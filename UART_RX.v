==> flow/design.v <==
`timescale 1ns / 1ps
module UART_RX#(parameter uart_rate = 115200)(
    input data,
    input clk,
    output [7:0] code,
    output reg R_O
    );
parameter	nexys_clk = 100_000_000,  
			period = nexys_clk / uart_rate / 2,
			bit0 = 3*period,
			bit1 = 5*period,
			bit2 = 7*period,
			bit3 = 9*period,
			bit4 = 11*period,
			bit5 = 13*period,
			bit6 = 15*period,
			bit7 = 17*period,
			stop = 19*period;
reg [$clog2(stop):0] state = 0;
reg [7:0] code_value;
assign code = code_value;
always @(posedge clk) begin
	if (state == 0) begin  
		R_O <= 0;
		state <= state + 1;
	end
	else if (state <= period)begin  
		if (~data) state <= state + 1;
	end
	else case (state)
		bit0: begin
			code_value[0] <= data;
			state <= state + 1;
		end
		bit1: begin
			code_value[1] <= data;
			state <= state + 1;
		end
		bit2: begin
			code_value[2] <= data;
			state <= state + 1;
		end
		bit3: begin
			code_value[3] <= data;
			state <= state + 1;
		end
		bit4: begin
			code_value[4] <= data;
			state <= state + 1;
		end
		bit5: begin
			code_value[5] <= data;
			state <= state + 1;
		end
		bit6: begin
			code_value[6] <= data;
			state <= state + 1;
		end
		bit7: begin
			code_value[7] <= data;
			state <= state + 1;
		end
		stop: begin
            R_O <= 1;
            state <= 0;
		end
		default: state <= state + 1;
	endcase
end
initial begin
    code_value = 0;
end
endmodule
# From RTL to reports: UART_RX
# Tool output for the design above, in the order of the flow.
# Lines are those of the file above, counted from 1.
# Operators carry their Yosys type and port widths (W data, S select, Z words).
# A cell with -- has no value.
# design
design	UART_RX
clk_port	clk
cell_library	sky130hd
corner	tt_025C_1v80

# After elaboration
# Yosys after proc, flatten, opt, wreduce and memory -nomap, before mapping. Memory bits, and registers merged into a memory's read port (data or address), are not among the register bits. Print and check cells are not counted. Equal cells are merged and count once.
# bits
reg_bits	24
latch_bits	0
mem_bits_rw	0
rom_bits	0
clocked_rd_ports_x_width	0
n_memories	0
input_bits	2
output_inout_bits	9
word_cells	38
# op_classes
n_addsub	1
mul	0
div_mod_pow	0
cmp	1
equal	10
n_shift	0
muxes	4
logic	2
reduce_and_logical	10
# ops
op	count
$eq A15 B13 Y1 const B	4
$mux W15	4
$eq A15 B12 Y1 const B	3
$reduce_and A3 Y1	8
$add A15 B1 Y15 const B	1
$eq A15 B11 Y1 const B	1
$eq A15 B14 Y1 const B	1
$le A15 B9 Y1 const B	1
$logic_not A15 Y1	1
$ne A3 B3 Y1 const B	1
$not A1 Y1	2
$reduce_and A2 Y1	1

# Longest topological paths
# Depth = most cells in a row (Yosys ltp): at word level without a register or memory, in the mapped netlist without a sequential cell, where the memories' decode and read muxes count.
# logic_depth
depth_word	4
ABC_AREA	0
mapped_depth	7
ltp_nobuf	6

# Mapped cells and area
# Yosys stat after the flow's synthesis: flattened, memories mapped to cells. It holds for the ABC_AREA given above (unset counts as 0); a run with the other value may have another netlist.
# mapped
mapped_cells	127
area_um2	1511.4
seq_area_um2	710.7
flip_flops	24
n_buf	11
# types
type	count	type_area_um2
sky130_fd_sc_hd__edfxtp_1	23	690.662
sky130_fd_sc_hd__buf_6	6	67.565
sky130_fd_sc_hd__xor2_1	7	61.309
sky130_fd_sc_hd__nor2_1	14	52.55
sky130_fd_sc_hd__xnor2_1	6	52.55
sky130_fd_sc_hd__nor4_2	4	50.048
sky130_fd_sc_hd__nand4_1	7	43.792
sky130_fd_sc_hd__ha_1	3	37.536
sky130_fd_sc_hd__buf_8	2	30.029
sky130_fd_sc_hd__nor3_2	3	30.029
sky130_fd_sc_hd__clkbuf_8	2	27.526
sky130_fd_sc_hd__nor3_1	5	25.024
sky130_fd_sc_hd__nand4_4	1	21.27
sky130_fd_sc_hd__nor4_4	1	21.27
sky130_fd_sc_hd__dfxtp_1	1	20.019
sky130_fd_sc_hd__nand3_1	4	20.019
sky130_fd_sc_hd__nand2_1	5	18.768
sky130_fd_sc_hd__nand2b_1	3	18.768
# Not listed: further types 21, cells in them 30.

# Path before layout
# OpenSTA on the mapped netlist: ideal clock, no wires. The path of least setup slack (recovery checks aside). Input and output delay are each 20% of the period. Register names are those of the netlist, which keeps one name where synthesis merged equal registers.
# synth_timing
path_type	reg2reg
startpoint	reg state[0]
endpoint	reg state[0]
period_ns	3.2
setup_time_ns	0.441
launch_ns	0.000
t_arrival_ns	1.856
required_ns	2.759
slack_ns	0.903
delay_ns	2.297
driving_pins	7
path_buffers	0
period_less_setup_slack_ns	2.297
# "delay_ns" is the arrival time less input delay plus setup time.
# "driving_pins" counts driving pins, that of a launching flip-flop among them; a cell with two outputs on the path counts twice.
# "period_less_setup_slack_ns" = period - worst setup slack (recovery checks aside). The figure is calculated, with input and output delays left at 20% of the set period.
# The rows between start and end are the longest chain of elaborated cells between them; the timing report does not say that the signal goes this way. Where chains are equally long, one stands for them.
# Each line given opens the expression or statement behind the cell; cells for indexed reads and writes are added by Yosys, which also makes memories of some case tables.
# At most two assigning lines are given for a register; there are more.
# The path ends at the enable pin of a flip-flop; only ways to that pin are counted.
# synth_between
path_cell_list	sky130_fd_sc_hd__edfxtp_1 -> sky130_fd_sc_hd__inv_1 -> sky130_fd_sc_hd__ha_1 -> sky130_fd_sc_hd__nand2_1 -> sky130_fd_sc_hd__or4_1 -> sky130_fd_sc_hd__o21ai_1 -> sky130_fd_sc_hd__nand4_1
elab_chain_cells	2
cells_between	3
lines_between	2
cone_classes	1 x compare; 1 x eq/ne; 1 x reduce/logical
# synth_rtl
element	line	rtl
start: declaration	19	reg [$clog2(stop):0] state = 0;
start: assignment	25	state <= state + 1;
start: assignment	28	if (~data) state <= state + 1;
$le A15 B9 Y1	27	else if (state <= period)begin
$ne A3 B3 Y1	--
end: assignment	25
end: assignment	28
end: declaration	19

# Path in the finished layout
# From the final timing report of entry A: the path of least setup slack in the routed layout; clock arrival at registers is part of the times.
# layout_timing
path_type	reg2reg
startpoint	reg state[0]
endpoint	reg state[0]
period_ns	4.0
setup_time_ns	0.48
launch_ns	0.31
t_arrival_ns	2.55
required_ns	3.83
slack_ns	1.27
driving_pins	7
path_buffers	0
# The rows between start and end are the longest chain of elaborated cells between them; the timing report does not say that the signal goes this way. Where chains are equally long, one stands for them.
# At most two assigning lines are given for a register; there are more.
# The path ends at the enable pin of a flip-flop; only ways to that pin are counted.
# layout_between
path_cell_list	sky130_fd_sc_hd__edfxtp_1 -> sky130_fd_sc_hd__inv_1 -> sky130_fd_sc_hd__ha_1 -> sky130_fd_sc_hd__nand2_1 -> sky130_fd_sc_hd__or4_1 -> sky130_fd_sc_hd__o21ai_1 -> sky130_fd_sc_hd__nand4_1
elab_chain_cells	2
cells_between	3
lines_between	2
cone_classes	1 x compare; 1 x eq/ne; 1 x reduce/logical
# layout_rtl
element	line	rtl
start: declaration	19	reg [$clog2(stop):0] state = 0;
start: assignment	25	state <= state + 1;
start: assignment	28	if (~data) state <= state + 1;
$le A15 B9 Y1	27	else if (state <= period)begin
$ne A3 B3 Y1	--
end: assignment	25
end: assignment	28
end: declaration	19

# Measured data: module UART_RX, platform sky130hd, 2 stored runs of the flow under differing settings, order arbitrary. Input and output delays are each 20% of the period that was set; the output load is 0.01 pF.
# By "clock_period_reached_ns" is meant the clock period of the run minus its worst setup slack. This is arithmetic on one report: input and output delays are still those of the set period (20% each).
# "worst_path_time_ns": the worst setup path's part of the clock period (all of it between registers, 20% less for each end at a port) less its slack. A launch clock that arrives late makes it longer, a capture clock that arrives late makes it shorter.
# "power_total_w": no workload was simulated; the value follows from the tool's default switching activity.
# Among the settings, -- means not set for that run.
setting or result,entry A,entry B
period_ns,4.0,3.79
CORE_UTILIZATION,43,40
SETUP_SLACK_MARGIN,0.53,--
PLACE_DENSITY,0.71,--
CELL_PAD_IN_SITES_DETAIL_PLACEMENT,2,--
ABC_AREA,0,--
GPL_ROUTABILITY_DRIVEN,1,--
CTS_CLUSTER_DIAMETER,82,--
CAP_MARGIN,20,20
SLEW_MARGIN,25,20
CORE_MARGIN,2,2
ys_area_um2,1511.4,1511.4
cell_area_final_um2,1565.2,1586.5
design.die.area_um2,4005.0,4286.3
holdWs_ns,0.479,0.485
clock_period_reached_ns,2.725,2.705
post_route_util_pct,46.5,43.7
power_total_w,0.001054,0.001108
worst_path_time_ns,2.73,2.71
path_kind,reg2reg,reg2reg
setup_worst_slack_ns,1.275,1.085
