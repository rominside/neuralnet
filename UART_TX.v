==> flow/design.v <==
module UART_TX#(parameter uart_rate = 9600)(
    input clk,
    input start,
    input [7:0] data,
    output reg t
    );
parameter	NEXclk = 100_000_000,
			period = NEXclk / uart_rate,
			bit0 = period,
			bit1 = 2*period,
			bit2 = 3*period,
			bit3 = 4*period,
			bit4 = 5*period,
			bit5 = 6*period,
			bit6 = 7*period,
			bit7 = 8*period,
			stop = 9*period,
			ending = 10*period;
reg [$clog2(ending):0] state = 0;
always @(posedge clk) begin
	case (state)
		0: begin
			t <= 1;
			if (start) state <= 1;
		end
		1: begin
			t <= 0;
			state <= state + 1;
		end
		bit0: begin
			t <= data[0];
			state <= state + 1;
		end
		bit1: begin
			t <= data[1];
			state <= state + 1;
		end
		bit2: begin
			t <= data[2];
			state <= state + 1;
		end
		bit3: begin
			t <= data[3];
			state <= state + 1;
		end
		bit4: begin
			t <= data[4];
			state <= state + 1;
		end
		bit5: begin
			t <= data[5];
			state <= state + 1;
		end
		bit6: begin
			t <= data[6];
			state <= state + 1;
		end
		bit7: begin
			t <= data[7];
			state <= state + 1;
		end
		stop:	begin
            t <= 1;
            state <= 0;
		end
		ending: begin
		end
		default: state <= state + 1;
	endcase
end
endmodule
* Reports on UART_TX
What the tools print for UART_TX, step after step.
Line numbers count from 1 in the design file above.
Operators carry their Yosys type and port widths (W data, S select, Z words).
Cell names lack the library's common part.
A cell with -- has no value.
- Top module :: UART_TX
- Clock :: clk
- Cell library :: sky130hd
- Corner :: tt_025C_1v80

* Word-level counts
Source: Yosys, flattened and elaborated, memories not mapped. Widths are those after wreduce. Registers that Yosys merges into a memory's read port (data or address) are not register bits. Print and check cells do not count. Equal cells are merged and count once.
- Input bits :: 10
- Cells after elaboration :: 23
- Memory bits (writable) :: 0
- Output and inout port bits :: 1
- Bits in latches :: 0
- Memory cells :: 0
- Clocked read ports x word width :: 0
- Bits in read-only memories :: 0
- Register bits after elaboration :: 19
- Magnitude comparators :: 0
- Add/subtract/negate cells :: 1
- Div/mod/pow operators :: 0
- Reduce/logical cells :: 4
- Equal/unequal tests :: 12
- Multipliers :: 0
- Shift-type cells :: 0
- Muxes and demuxes :: 3
- Bitwise gates (word level) :: 1
** Operator list (count)
- $eq A18 B17 Y1 const B :: 4
- $eq A18 B16 Y1 const B :: 3
- $pmux W18 S3 :: 1
- $eq A18 B15 Y1 const B :: 2
- $add A18 B1 Y18 const B :: 1
- $eq A18 B1 Y1 const B :: 1
- $eq A18 B14 Y1 const B :: 1
- $logic_not A18 Y1 :: 1
- $mux W18 :: 1
- $reduce_bool A10 Y1 :: 1
- $pmux W1 S10 :: 1
- $ne A2 B2 Y1 const B :: 1
- $reduce_and A2 Y1 :: 1
- $reduce_or A2 Y1 :: 1
- $not A1 Y1 :: 1

* Depth
Yosys ltp: most cells in a row. Word level: on the elaborated netlist, between registers, memories and ports. Mapped: between sequential cells and ports; inverters and the memories' decode and read muxes count.
- Depth after elaboration :: 3
- ABC_AREA :: 1
- Gate-level depth with buffers :: 10
- Mapped depth without buffers :: 10

* Synthesis result
Source: synth_stat.txt of the flow (Yosys; design flattened, memories mapped). It holds for the ABC_AREA given above (unset counts as 0); a run with the other value may have another netlist.
** Cells by type
- edfxtp_1 :: count 19, total area 570.547 µm²
- nand2_1 :: count 53, total area 198.941 µm²
- nor2_1 :: count 46, total area 172.666 µm²
- inv_1 :: count 37, total area 138.883 µm²
- xor2_1 :: count 11, total area 96.342 µm²
- nand4_1 :: count 15, total area 93.84 µm²
- nand3_1 :: count 15, total area 75.072 µm²
- nor3_1 :: count 11, total area 55.053 µm²
- ha_1 :: count 3, total area 37.536 µm²
- nor2_4 :: count 3, total area 33.782 µm²
- nand2_2 :: count 5, total area 31.28 µm²
- nor2_2 :: count 5, total area 31.28 µm²
- o31ai_4 :: count 1, total area 21.27 µm²
- inv_2 :: count 5, total area 18.768 µm²
- nand3_4 :: count 1, total area 17.517 µm²
- nor3_4 :: count 1, total area 16.266 µm²
- nand2_4 :: count 1, total area 11.261 µm²
- a21oi_1 :: count 2, total area 10.01 µm²
Not listed: further types 8, cells in them 9.
- Buffers :: 2
- Flip-flops :: 19
- Sequential part of the area :: 570.5 µm²
- Mapped area :: 1687.9 µm²
- Standard cells after synthesis :: 243

* Path before layout
Source: OpenSTA report_checks on the synthesized netlist (no wires, ideal clock, input and output delay 20% of the period each), path of least setup slack; recovery checks are left aside. Register names are those of the netlist, which keeps one name where synthesis merged equal registers.
- Kind :: register to register
- Start point :: register state[0]
- End point :: register state[0]
- Path delay :: 1807 ps
- Clock period :: 3420 ps
- Time at the first pin :: 0 ps
- Required time :: 3047 ps
- Arrival time :: 1434 ps
- Setup slack :: 1613 ps
- Stages :: 8
- Setup time :: 373 ps
- Path buffers :: 0
- Synthesis period reached :: 1807 ps
"path delay" is the arrival time less input delay plus setup time.
"stages" counts driving pins, that of a launching flip-flop among them; a cell with two outputs on the path counts twice.
"synthesis period reached" is the clock period less the worst setup slack; recovery checks do not enter. This is arithmetic on one report: input and output delays are still those of the set period (20% each).
Between the ends stands the longest chain of elaborated cells between them, by number of cells; it is not shown to be the way that was timed. Of several equally long chains one is given.
Each line given opens the expression or statement behind the cell; cells for indexed reads and writes are added by Yosys, which also makes memories of some case tables.
At most two assigning lines are given for a register; there are more.
Only ways into the end's enable, where the timed path ends, are counted here.
- Cells stage by stage :: edfxtp_1 -> inv_1 -> ha_1 -> nand3_4 -> nor2_4 -> nand2_2 -> o21ai_1 -> inv_1
- Cells in the longest elaborated chain :: 3
- Elaborated cells between the ends (all ways) :: 5
- RTL lines with such cells :: 1
- Those cells by class :: eq/ne (2); logic (1); reduce/logical (2)
** RTL lines, path post-synthesis
- start: declaration :: line 19 : reg [$clog2(ending):0] state = 0;
- start: assignment :: line 28 : state <= state + 1;
- start: assignment :: line 32 : state <= state + 1;
- $eq A18 B17 Y1 :: line 21 : case (state)
- $not A1 Y1
- $reduce_and A2 Y1
- end: assignment :: line 28
- end: assignment :: line 32
- end: declaration :: line 19

* Path in the finished layout
From the final timing report of run 1: the path of least setup slack in the routed layout; clock arrival at registers is part of the times.
The report prints the path's times to 10 ps; the period is as set.
- Kind :: register to register
- Start point :: register state[0]
- End point :: register state[16]
- Time at the first pin :: 260 ps
- Arrival time :: 2040 ps
- Stages :: 8
- Setup time :: 360 ps
- Setup slack :: 1900 ps
- Path buffers :: 0
- Clock period :: 4050 ps
- Required time :: 3940 ps
Between the ends stands the longest chain of elaborated cells between them, by number of cells; it is not shown to be the way that was timed. Of several equally long chains one is given.
At most two assigning lines are given for a register; there are more.
Only ways into the end's enable, where the timed path ends, are counted here.
- Cells stage by stage :: edfxtp_1 -> inv_1 -> ha_1 -> nand3_4 -> nor2_4 -> nand2_2 -> o21ai_1 -> inv_1
- Cells in the longest elaborated chain :: 3
- Elaborated cells between the ends (all ways) :: 5
- RTL lines with such cells :: 1
- Those cells by class :: eq/ne (2); logic (1); reduce/logical (2)
** RTL lines, path post-layout
- start: declaration :: line 19 : reg [$clog2(ending):0] state = 0;
- start: assignment :: line 28 : state <= state + 1;
- start: assignment :: line 32 : state <= state + 1;
- $eq A18 B17 Y1 :: line 21 : case (state)
- $not A1 Y1
- $reduce_and A2 Y1
- end: assignment :: line 28
- end: assignment :: line 32
- end: declaration :: line 19

--- measured runs ---
Record of 2 stored runs of the RTL-to-layout flow on UART_TX, platform sky130hd. The runs are unordered. Constraints: input delay and output delay 20% of the set period each, output load 0.01 pF.
"worst path time" means the part of the period allowed to the worst setup path (the constraints hold back 20% at inputs and 20% at outputs) less its slack; where the path has registers, the arrival times of their clocks count too.
"total design power": no workload was simulated; the value follows from the tool's default switching activity.
"worst path time" is given in steps of 10 ps.

** Run 1
- Settings :: period_ns=4.05; CORE_UTILIZATION=35; SETUP_SLACK_MARGIN=0.15; PLACE_DENSITY_LB_ADDON=0.07; CORE_MARGIN=7; CELL_PAD_IN_SITES_GLOBAL_PLACEMENT=0; CELL_PAD_IN_SITES_DETAIL_PLACEMENT=1; TNS_END_PERCENT=55; ABC_AREA=1; GPL_ROUTABILITY_DRIVEN=0; CTS_CLUSTER_SIZE=84; MIN_ROUTING_LAYER=met1; CAP_MARGIN=20; SLEW_MARGIN=20
- Yosys chip area after synthesis :: 1687.9 µm²
- Total die area :: 6963.1 µm²
- Total negative setup slack :: 0 ps
- Worst-case hold slack :: 716 ps
- Total design power :: 0.000884 W
- Area of the standard cells in the finished layout :: 1888.1 µm²
- Worst path time :: 2150 ps
- Worst path kind :: register to register
- Lowest setup slack :: 1900 ps

** Run 2
- Settings :: period_ns=2.58; CORE_UTILIZATION=53; PLACE_DENSITY=0.49; CORE_MARGIN=4; TNS_END_PERCENT=45; GPL_TIMING_DRIVEN=1; CTS_CLUSTER_DIAMETER=136; MIN_ROUTING_LAYER=met1; MAX_ROUTING_LAYER=met5; CAP_MARGIN=20; SLEW_MARGIN=20
- Yosys chip area after synthesis :: 1485.2 µm²
- Total die area :: 3713.1 µm²
- Total negative setup slack :: 0 ps
- Worst-case hold slack :: 707 ps
- Total design power :: 0.001197 W
- Area of the standard cells in the finished layout :: 1646.6 µm²
- Worst path time :: 2340 ps
- Worst path kind :: register to register
- Lowest setup slack :: 243 ps
--- end ---
